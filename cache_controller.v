==> flow/design.v <==
module full_adder(a, b, cin, s);
    input a, b, cin;
    output s;
    assign s = a ^ b ^ cin;
endmodule
module carry_block(a, b, cin, g, p, cout);
    input a, b, cin;
    output g, p, cout;
    wire g, p;
    assign g = a & b;
    assign p = a | b;
    assign cout = g | (p & cin);
endmodule
module carry_lookahead_4bit(a, b, cin, sum, cout, mode);
    input[3:0] a, b;  
    input mode, cin;
    output[3:0] sum;
    output cout;
    wire[3:0] negb;
    assign negb = ~b;
    wire p0, p1, p2, p3;
    wire g0, g1, g2, g3;
    wire c0_1;
    wire c1_2;
    wire c2_3;
    wire c3_4;
    full_adder  f0(.a(a[0]), .b(mode ? negb[0] : b[0]), .cin(cin), .s(sum[0]));
    carry_block c0(.a(a[0]), .b(mode ? negb[0] : b[0]), .cin(cin), .p(p0), .g(g0), .cout(c0_1));
    full_adder  f1(.a(a[1]), .b(mode ? negb[1] : b[1]), .cin(c0_1), .s(sum[1]));
    carry_block c1(.a(a[1]), .b(mode ? negb[1] : b[1]), .cin(c0_1), .p(p1), .g(g1), .cout(c1_2));
    full_adder  f2(.a(a[2]), .b(mode ? negb[2] : b[2]), .cin(c1_2), .s(sum[2]));
    carry_block c2(.a(a[2]), .b(mode ? negb[2] : b[2]), .cin(c1_2), .p(p2), .g(g2), .cout(c2_3));
    full_adder  f3(.a(a[3]), .b(mode ? negb[3] : b[3]), .cin(c2_3), .s(sum[3]));
    carry_block c3(.a(a[3]), .b(mode ? negb[3] : b[3]), .cin(c2_3), .p(p3), .g(g3), .cout(c3_4));
    assign cout = g3 | (p3 & c3_4);
endmodule
module carry_lookahead(a, b, sum, overflow, mode);
    input[15:0] a, b;
    input mode;
    output[15:0] sum;
    output overflow;
    wire[15:0] b_in;
    wire[15:0] CLASum;
    wire c0_1;
    wire c1_2;
    wire c2_3;
    wire c3_4;
    wire[15:0] neg, pos;
    assign neg = 16'h8000;
    assign pos = 16'h7fff;
    assign b_in = mode ? ~b : b;
    carry_lookahead_4bit cla0(.a(a[3:0]), .b(b_in[3:0]), .cin(mode), .sum(CLASum[3:0]), .cout(c0_1), .mode(1'b0));
    carry_lookahead_4bit cla1(.a(a[7:4]), .b(b_in[7:4]), .cin(c0_1), .sum(CLASum[7:4]), .cout(c1_2), .mode(1'b0));
    carry_lookahead_4bit cla2(.a(a[11:8]), .b(b_in[11:8]), .cin(c1_2), .sum(CLASum[11:8]), .cout(c2_3), .mode(1'b0));
    carry_lookahead_4bit cla3(.a(a[15:12]), .b(b_in[15:12]), .cin(c2_3), .sum(CLASum[15:12]), .cout(c3_4), .mode(1'b0));
    assign sum = (a[15] & b_in[15] & ~CLASum[15]) ? neg : 
                 ((~a[15] & ~b_in[15] & CLASum[15]) ? pos : CLASum);
    assign overflow = (a[15] & b_in[15] & ~CLASum[15]) | (~a[15] & ~b_in[15] & CLASum[15]);
endmodule
module dff (q, d, wen, clk, rst);
    output q;  
    input d;  
    input wen;  
    input clk;  
    input rst;  
    reg state;
    assign q = state;
    always @(posedge clk) begin
    state <= rst ? 0 : (wen ? d : state);
    end
endmodule
module dff_4bit (q, d, wen, clk, rst);
    output[3:0] q;
    input clk, rst, wen;
    input[3:0] d;
    dff b0 (.q(q[0]),  .d(d[0]),  .wen(wen), .clk(clk), .rst(rst));
    dff b1 (.q(q[1]),  .d(d[1]),  .wen(wen), .clk(clk), .rst(rst));
    dff b2 (.q(q[2]),  .d(d[2]),  .wen(wen), .clk(clk), .rst(rst));
    dff b3 (.q(q[3]),  .d(d[3]),  .wen(wen), .clk(clk), .rst(rst));
endmodule
module dff_16bit (q, d, wen, clk, rst);
    output[15:0] q;
    input clk, rst, wen;
    input[15:0] d;
    dff b0 (.q(q[0]),  .d(d[0]),  .wen(wen), .clk(clk), .rst(rst));
    dff b1 (.q(q[1]),  .d(d[1]),  .wen(wen), .clk(clk), .rst(rst));
    dff b2 (.q(q[2]),  .d(d[2]),  .wen(wen), .clk(clk), .rst(rst));
    dff b3 (.q(q[3]),  .d(d[3]),  .wen(wen), .clk(clk), .rst(rst));
    dff b4 (.q(q[4]),  .d(d[4]),  .wen(wen), .clk(clk), .rst(rst));
    dff b5 (.q(q[5]),  .d(d[5]),  .wen(wen), .clk(clk), .rst(rst));
    dff b6 (.q(q[6]),  .d(d[6]),  .wen(wen), .clk(clk), .rst(rst));
    dff b7 (.q(q[7]),  .d(d[7]),  .wen(wen), .clk(clk), .rst(rst));
    dff b8 (.q(q[8]),  .d(d[8]),  .wen(wen), .clk(clk), .rst(rst));
    dff b9 (.q(q[9]),  .d(d[9]),  .wen(wen), .clk(clk), .rst(rst));
    dff b10 (.q(q[10]),  .d(d[10]),  .wen(wen), .clk(clk), .rst(rst));
    dff b11 (.q(q[11]),  .d(d[11]),  .wen(wen), .clk(clk), .rst(rst));
    dff b12 (.q(q[12]),  .d(d[12]),  .wen(wen), .clk(clk), .rst(rst));
    dff b13 (.q(q[13]),  .d(d[13]),  .wen(wen), .clk(clk), .rst(rst));
    dff b14 (.q(q[14]),  .d(d[14]),  .wen(wen), .clk(clk), .rst(rst));
    dff b15 (.q(q[15]),  .d(d[15]),  .wen(wen), .clk(clk), .rst(rst));
endmodule
module cache_fill_FSM(clk, rst_n, miss_detected, miss_address, fsm_busy, write_data_array, write_tag_array, memory_address, memory_data, memory_data_valid);
    input clk, rst_n;
    input miss_detected;  
    input [15:0] miss_address;  
    output fsm_busy;  
    output write_data_array;  
    output write_tag_array;  
    output [15:0] memory_address;  
    input [15:0] memory_data;  
    input memory_data_valid;  
    wire fsm_busy_w;  
    wire[3:0] offset_out, offset_in;  
    wire[15:0] offset_16bit;
    assign offset_16bit = {12'h000, offset_out};
    dff fsm_state(.q(fsm_busy_w), .d(~fsm_busy_w), .wen((miss_detected & ~fsm_busy_w) | ((offset_16bit | 16'h000e) & fsm_busy_w)), .clk(clk), .rst(~rst_n));
    assign fsm_busy = fsm_busy_w;
    wire[15:0] block_start_w;
    dff_16bit block_start(.q(block_start_w), .d(miss_address & 16'hfff0), .wen(miss_detected & ~fsm_busy_w), .clk(clk), .rst(~rst_n));
    dff_4bit offset(.q(offset_out), .d(offset_in), .wen(memory_data_valid), .clk(clk), .rst(~rst_n));  
    carry_lookahead_4bit offset_adder(.a(offset_out), .b(4'h2), .cin(1'b0), .sum(offset_in), .cout(), .mode(1'b0));
    carry_lookahead memory_address_adder(.a(offset_16bit), .b(block_start_w), .sum(memory_address), .overflow(), .mode(1'b0));
    assign write_data_array = memory_data_valid;
    assign write_tag_array = (offset_16bit | 16'h000e);
endmodule
Reports on cache_fill_FSM
The steps from the RTL of cache_fill_FSM to its reports follow in flow order.
Lines are those of the file above, counted from 1.
Library cell names are shortened.
{ "design": {"design": "cache_fill_FSM", "clk_port": "clk", "lib": "sky130hd", "lib_corner": "tt_025C_1v80"} }

Word level
Counts by Yosys on the flattened word-level netlist (proc, flatten, opt, wreduce; memories kept). Register bits leave out memories and registers merged into their read ports (data or address); mux counts leave out enables and synchronous resets folded into registers. Print and check cells are left out.
{ "word_totals": {"register_bits": 16, "input_bits": 36} }
{ "op_classes": {"logic": 8} }
{ "ops": {"columns": ["op", "n"], "rows": [
  ["bitwise AND 1 bit", 3],
  ["NOT 1 bit", 3],
  ["XOR 1 bit", 2]
]} }

Longest topological paths
Longest topological path by Yosys (ltp), each cell counted once; first at word level (registers and memories cut), then after technology mapping (sequential cells cut; the memories' decode and read muxes count).
{ "depth": {"depth_word": 2, "ABC_AREA": 0, "depth_mapped": 4, "mapped_depth_nobuf": 3} }

Synthesis result
Yosys stat after the flow's synthesis: flattened, memories mapped to cells. It holds for the ABC_AREA given above (unset counts as 0); a run with the other value may have another netlist.
{ "synth_totals": {"cell_count": 86, "mapped_area_um2": 813.3, "flip_flops": 16, "buf_cells": 22} }
{ "by_type": {"columns": ["cell", "n", "area_total_um2"], "rows": [
  ["dfxtp_1", 16, 320.307],
  ["mux2i_1", 14, 140.134],
  ["buf_4", 18, 135.13],
  ["nand2_1", 26, 97.594],
  ["buf_6", 3, 33.782],
  ["buf_12", 1, 20.019],
  ["nor2b_4", 1, 13.763],
  ["ha_1", 1, 12.512],
  ["xor2_1", 1, 8.758],
  ["o21a_1", 1, 7.507],
  ["or2b_1", 1, 7.507],
  ["and2_1", 1, 6.256],
  ["nor2b_1", 1, 6.256],
  ["conb_1", 1, 3.754]
]} }
By module: a second synthesis without flattening, with its own total; a netlist apart from the flattened one above.
{ "hier_totals": {"cells_unflattened": 248, "area_unflattened_um2": 2383.5} }
Rows give one instance, submodules left out.
{ "by_module": {"columns": ["module", "n_inst", "n_cells", "mod_area_um2", "mod_seq_area_um2"], "rows": [
  ["dff", 21, 3, 33.8, 20.0],
  ["carry_block", 20, 3, 25.0, 0.0],
  ["full_adder", 20, 1, 23.8, 0.0],
  ["carry_lookahead", 1, 73, 439.2, 0.0],
  ["carry_lookahead_4bit", 5, 5, 42.5, 0.0],
  ["cache_fill_FSM", 1, 7, 46.3, 0.0],
  ["dff_16bit", 1, 0, 0.0, 0.0],
  ["dff_4bit", 1, 0, 0.0, 0.0]
]} }

Path before layout
OpenSTA on the mapped netlist: ideal clock, no wires. The path of least setup slack (recovery checks aside). Input and output delay are each 20% of the period. Register names are those of the netlist, which keeps one name where synthesis merged equal registers.
{ "synth_path": {"kind": "reg2reg", "startpoint": "reg fsm_state.state", "endpoint": "reg block_start.b10.state", "tclk_ns": 1.35, "t_first_pin_ns": 0.000, "arrival_ns": 0.832, "t_required_ns": 1.278, "slack_ns": 0.446, "path_delay_ns": 0.904, "driving_pins": 4, "n_path_buf": 1, "synth_period_reached_ns": 0.904} }
"path_delay_ns" = arrival - input delay + setup time.
"driving_pins" counts driving pins, that of a launching flip-flop among them; a cell with two outputs on the path counts twice.
"synth_period_reached_ns" = period - worst setup slack (recovery checks aside). The figure is calculated, with input and output delays left at 20% of the set period.
Between the ends stands the longest chain of elaborated cells between them, by number of cells; it is not shown to be the way that was timed. Of several equally long chains one is given.
Each line given opens the expression or statement behind the cell; cells for indexed reads and writes are added by Yosys, which also makes memories of some case tables.
{ "synth_via": {"path_cell_list": "dfxtp_1 nor2b_4 buf_12 mux2i_1", "elab_chain_cells": 2, "cells_between": 2, "cone_classes": "2 x logic"} }
{ "synth_lines": {"columns": ["element", "line", "source"], "rows": [
  ["from (decl)", 66, "reg state;"],
  ["from (assign)", 69, "state <= rst ? 0 : (wen ? d : state);"],
  ["NOT 1 bit", 119, "dff_16bit block_start(.q(block_start_w), .d(miss_address & 16'hfff0), .wen(miss_detected & ~fsm_busy_w), .clk( ..."],
  ["bitwise AND 1 bit", 119, null],
  ["to (assign)", 69, null],
  ["to (decl)", 66, null]
]} }

Timing after layout
From the final timing report of job 2: the path of least setup slack in the routed layout; clock arrival at registers is part of the times.
{ "layout_path": {"kind": "in2reg", "startpoint": "in miss_detected", "endpoint": "reg block_start.b14.state", "tclk_ns": 1.07, "in_delay_ns": 0.21, "t_first_pin_ns": 0.21, "arrival_ns": 1.21, "t_required_ns": 1.28, "slack_ns": 0.07, "driving_pins": 4, "n_path_buf": 2} }
Between the ends stands the longest chain of elaborated cells between them, by number of cells; it is not shown to be the way that was timed. Of several equally long chains one is given.
{ "layout_via": {"path_cell_list": "clkdlybuf4s50_1 nor2b_4 buf_12 mux2i_1", "elab_chain_cells": 1, "cells_between": 1, "cone_classes": "1 x logic"} }
{ "layout_lines": {"columns": ["element", "line", "source"], "rows": [
  ["from (decl)", 104, "input miss_detected;"],
  ["bitwise AND 1 bit", 119, "dff_16bit block_start(.q(block_start_w), .d(miss_address & 16'hfff0), .wen(miss_detected & ~fsm_busy_w), .clk( ..."],
  ["to (assign)", 69, "state <= rst ? 0 : (wen ? d : state);"],
  ["to (decl)", 66, "reg state;"]
]} }

Subject: cache_fill_FSM on sky130hd, stored results

Hello all,

Flow measurements of cache_fill_FSM on sky130hd: 2 stored runs with different settings, listed in no order. Input and output delays are each 20% of the period that was set; the output load is 0.01 pF.
"achieved clock period (ns)": clock period set for the run, less the worst setup slack. It is reckoned from that one timing run; input and output delays stay at 20% of the period that was set.
"finish__power__total" is the tool's figure for a default switching activity; nothing was simulated.

settings of job 1
{
  "period_ns": 0.7,
  "CORE_UTILIZATION": 72,
  "SETUP_SLACK_MARGIN": 0.13,
  "CORE_MARGIN": 10,
  "CELL_PAD_IN_SITES_GLOBAL_PLACEMENT": 1,
  "ABC_AREA": 0,
  "GPL_ROUTABILITY_DRIVEN": 0,
  "CTS_CLUSTER_DIAMETER": 384,
  "CAP_MARGIN": 20,
  "SLEW_MARGIN": 20
}
report of job 1: did not finish, place, GPL-0301

settings of job 2
{
  "period_ns": 1.07,
  "SETUP_SLACK_MARGIN": 0.26,
  "CAP_MARGIN": 20,
  "CORE_MARGIN": 2,
  "CORE_UTILIZATION": 40,
  "SLEW_MARGIN": 20
}
report of job 2
yosys chip area after synthesis (um^2): 813.3
finish__design__die__area: 2409.8
finish__design__instance__area__stdcell: 1162.4
finish__design__instance__utilization: 0.5986
finish__timing__setup__ws: 0.069
finish__timing__setup__tns: 0.000
finish__timing__hold__ws: 0.424
finish__power__total: 1.392e-03
achieved clock period (ns): 1.001

Thanks
